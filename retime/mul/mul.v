==> flow/design.v <==
module top(input clk, input [3:0] a, input [3:0] b, output reg [7:0] q);
    reg [3:0] a_reg;
    reg [3:0] b_reg;
    wire [7:0] q_out;
    always @(posedge clk) begin
        a_reg <= a;
        b_reg <= b;
        q <= q_out;
    end
    mcve mcve(clk, a_reg, b_reg, q_out);
endmodule
module mcve #(
    parameter INPUT_PIPELINE_DEPTH = 0,
    parameter OUTPUT_PIPELINE_DEPTH = 0,
)
(input clk, input [3:0] a, input [3:0] b, output [7:0] q);
    wire [7:0] mul_results;
    genvar i;
    generate
        if (INPUT_PIPELINE_DEPTH > 0) begin
            reg [3:0] a_reg[INPUT_PIPELINE_DEPTH-1:0];
            reg [3:0] b_reg[INPUT_PIPELINE_DEPTH-1:0];
            always @(posedge clk) begin
                a_reg[0] <= a;
                b_reg[0] <= b;
            end
            for(i = 1; i < INPUT_PIPELINE_DEPTH; i = i + 1) begin
                always @(posedge clk) begin
                    a_reg[i] <= a_reg[i - 1];
                    b_reg[i] <= b_reg[i - 1];
                end
            end
            assign mul_results = a_reg[INPUT_PIPELINE_DEPTH-1] * b_reg[INPUT_PIPELINE_DEPTH-1];
        end else begin
            assign mul_results = a * b;
        end
    endgenerate
    generate
        if (OUTPUT_PIPELINE_DEPTH > 0) begin
            reg [7:0] pipeline[OUTPUT_PIPELINE_DEPTH-1:0] ;
            always @(posedge clk) begin
                pipeline[0] <= mul_results;
            end
            for(i = 1; i < OUTPUT_PIPELINE_DEPTH; i = i + 1) begin
                always @(posedge clk) begin
                    pipeline[i] <= pipeline[i - 1];
                end
            end
            assign q = pipeline[OUTPUT_PIPELINE_DEPTH-1];
        end else begin
            assign q = mul_results;
        end
    endgenerate
endmodule
# From RTL to reports: top
# The steps from the RTL of top to its reports follow in flow order.
# Lines are those of the file above, counted from 1.
# Operators: Yosys type, input widths -> output width; for muxes data width and select width s.
# Library cell names are shortened.
# The mark n/a stands for no value.
# setup
top_module	top
clock_port	clk
lib	sky130hd
corner	tt_025C_1v80

# After elaboration
# Source: Yosys, flattened and elaborated, memories not mapped. Widths are those after wreduce; folded enables and synchronous resets count as part of the registers. Registers that Yosys merges into a memory's read port (data or address) are not register bits. Print and check cells do not count. Equal cells are merged and count once.
# word_totals
ff_bits	16
in_bits	9
# classes
multipliers	1
# op_table
op	n
$mul 4x4->8	1

# Depth
# Depth = most cells in a row (Yosys ltp): at word level without a register or memory, in the mapped netlist without a sequential cell, where the memories' decode and read muxes count.
# depth
depth_word	1
ABC_AREA	0
mapped_depth	8
mapped_depth_nobuf	8

# Mapped cells and area
# Source: synth_stat.txt of the flow (Yosys; design flattened, memories mapped). It holds for the ABC_AREA given above (unset counts as 0); a run with the other value may have another netlist.
# types
type	n
dfxtp_1	16
ha_1	12
and2_1	13
fa_1	4
xnor2_1	2
a21o_1	2
nand2_1	3
a21oi_1	2
a221o_1	1
a211o_1	1
xor2_1	1
a211oi_1	1
and2b_1	1
inv_1	2
nor2_1	2
nor3b_1	1
o21a_1	1
nor2b_1	1
o21ai_0	1
# synth_totals
mapped_cells	67
mapped_area_um2	769.5
ff_cells	16
buffers	0
# By module: a second synthesis without flattening, with its own total; a netlist apart from the flattened one above.
# unflattened
hier_cells	67
hier_area_um2	768.2
# Rows give one instance, submodules left out.
# modules
mod	instances	n_cells	mod_area_um2	mod_seq_area_um2
mcve	1	51	447.9	0.0
top	1	16	320.3	320.3

# Path before layout
# Path of least setup slack by OpenSTA after synthesis, without wires, with an ideal clock, recovery checks aside; 20% of the period is set as input and as output delay. Where synthesis merged equal registers, the netlist keeps one of their names.
# synth_path
path_type	reg2reg
from	register a_reg[0]
to	register q[7]
clock_period_ns	3.37
launch_ns	0.000
arrival_ns	2.372
t_required_ns	3.250
slack_ns	0.878
delay_ns	2.492
stages	9
path_buffers	0
synth_period_reached_ns	2.492
# "delay_ns" is the arrival time less input delay plus setup time.
# "stages" counts driving pins, that of a launching flip-flop among them; a cell with two outputs on the path counts twice.
# "synth_period_reached_ns" is the clock period less the worst setup slack; recovery checks do not enter. This is arithmetic on one report: input and output delays are still those of the set period (20% each).
# The rows between start and end are the longest chain of elaborated cells between them; the timing report does not say that the signal goes this way. Where chains are equally long, one stands for them.
# A line is the first line of the expression or statement that the cell stems from. Yosys adds cells for indexed reads and writes and turns some case tables into memories.
# synth_between
path_cell_list	dfxtp_1 > nand2_1 > fa_1 > inv_1 > fa_1 > ha_1 > a211oi_1 > nor2_1 > a211o_1
elab_chain_cells	1
cone_cells	1
cone_lines	1
cone_classes	mul: 1
# synth_lines
element	line_no	source
start, declared	2	reg [3:0] a_reg;
start, assigned	6	a_reg <= a;
$mul 4x4->8	35	assign mul_results = a * b;
end, assigned	8	q <= q_out;
end, declared	1	module top(input clk, input [3:0] a, input [3:0] b, output reg [7:0] q);

# Path in the finished layout
# From the final timing report of run A: the path of least setup slack in the routed layout; clock arrival at registers is part of the times.
# layout_path
path_type	reg2reg
from	register a_reg[0]
to	register q[7]
clock_period_ns	4.94
launch_ns	0.28
arrival_ns	2.82
t_required_ns	5.12
slack_ns	2.30
stages	9
path_buffers	0
# The rows between start and end are the longest chain of elaborated cells between them; the timing report does not say that the signal goes this way. Where chains are equally long, one stands for them.
# layout_between
path_cell_list	dfxtp_1 > nand2_1 > fa_1 > inv_1 > fa_1 > ha_1 > a211oi_1 > nor2_1 > a211o_1
elab_chain_cells	1
cone_cells	1
cone_lines	1
cone_classes	mul: 1
# layout_lines
element	line_no	source
start, declared	2	reg [3:0] a_reg;
start, assigned	6	a_reg <= a;
$mul 4x4->8	35	assign mul_results = a * b;
end, assigned	8	q <= q_out;
end, declared	1	module top(input clk, input [3:0] a, input [3:0] b, output reg [7:0] q);

--- measured runs ---
Design top on sky130hd. What follows are 2 stored runs of the flow, each under its own settings; their order means nothing. The constraints put input and output delay at 20% of the set period each and load the outputs with 0.01 pF.
By "totalPower_uw" is meant OpenSTA's value without simulated activity: inputs other than the clock are taken to toggle once in ten clock periods, and the tool carries that through the logic.

Run A, flow files:
==> flow/run.sh <==
#!/bin/bash
# the make line also repeats the synthesis and layout settings of config.mk as NAME=value (left out here)
make -C /OpenROAD-flow-scripts/flow DESIGN_CONFIG=/design/flow/config.mk WORK_HOME=/design/flow/orfs CLKGATE_MAP_FILE= finish
==> flow/config.mk <==
export PLATFORM = sky130hd
export DESIGN_NAME = top
export DESIGN_NICKNAME = top
export VERILOG_FILES = /design/flow/design.v
export SDC_FILE = /design/flow/constraint.sdc
export NUM_CORES = 4
export LEC_CHECK = 0
export CAP_MARGIN = 20
export CORE_MARGIN = 2
export CORE_UTILIZATION = 40
export SLEW_MARGIN = 20
==> flow/constraint.sdc <==
create_clock -name core_clock -period 4.94 [get_ports {clk}]
set_input_delay 0.9880 -clock core_clock [delete_from_list [all_inputs] [get_ports {clk}]]
set_output_delay 0.9880 -clock core_clock [all_outputs]
set_load 0.01 [all_outputs]

==> results of run A, as CSV <==
result,value
yosys_chip_area_um2,769.5
total_die_area_um2,2290.6
finish.utilization_frac,0.565
worstSetupSlack_ns,2.301
timing.setup.tns_ns,0.000
totalPower_uw,318.6

Run B, flow files:
==> flow/run.sh <==
#!/bin/bash
# the make line also repeats the synthesis and layout settings of config.mk as NAME=value (left out here)
make -C /OpenROAD-flow-scripts/flow DESIGN_CONFIG=/design/flow/config.mk WORK_HOME=/design/flow/orfs CLKGATE_MAP_FILE= finish
==> flow/config.mk <==
export PLATFORM = sky130hd
export DESIGN_NAME = top
export DESIGN_NICKNAME = top
export VERILOG_FILES = /design/flow/design.v
export SDC_FILE = /design/flow/constraint.sdc
export NUM_CORES = 4
export LEC_CHECK = 0
export ABC_AREA = 0
export CAP_MARGIN = 20
export CELL_PAD_IN_SITES_DETAIL_PLACEMENT = 2
export CORE_MARGIN = 8
export CORE_UTILIZATION = 16
export PLACE_DENSITY = 0.84
export SETUP_SLACK_MARGIN = 0.22
export SLEW_MARGIN = 25
export TNS_END_PERCENT = 70
==> flow/constraint.sdc <==
create_clock -name core_clock -period 2.27 [get_ports {clk}]
set_input_delay 0.4540 -clock core_clock [delete_from_list [all_inputs] [get_ports {clk}]]
set_output_delay 0.4540 -clock core_clock [all_outputs]
set_load 0.01 [all_outputs]

==> results of run B, as CSV <==
result,value
yosys_chip_area_um2,769.5
total_die_area_um2,7284.6
finish.utilization_frac,0.262
worstSetupSlack_ns,-0.196
timing.setup.tns_ns,-0.315
totalPower_uw,849.9
--- end ---
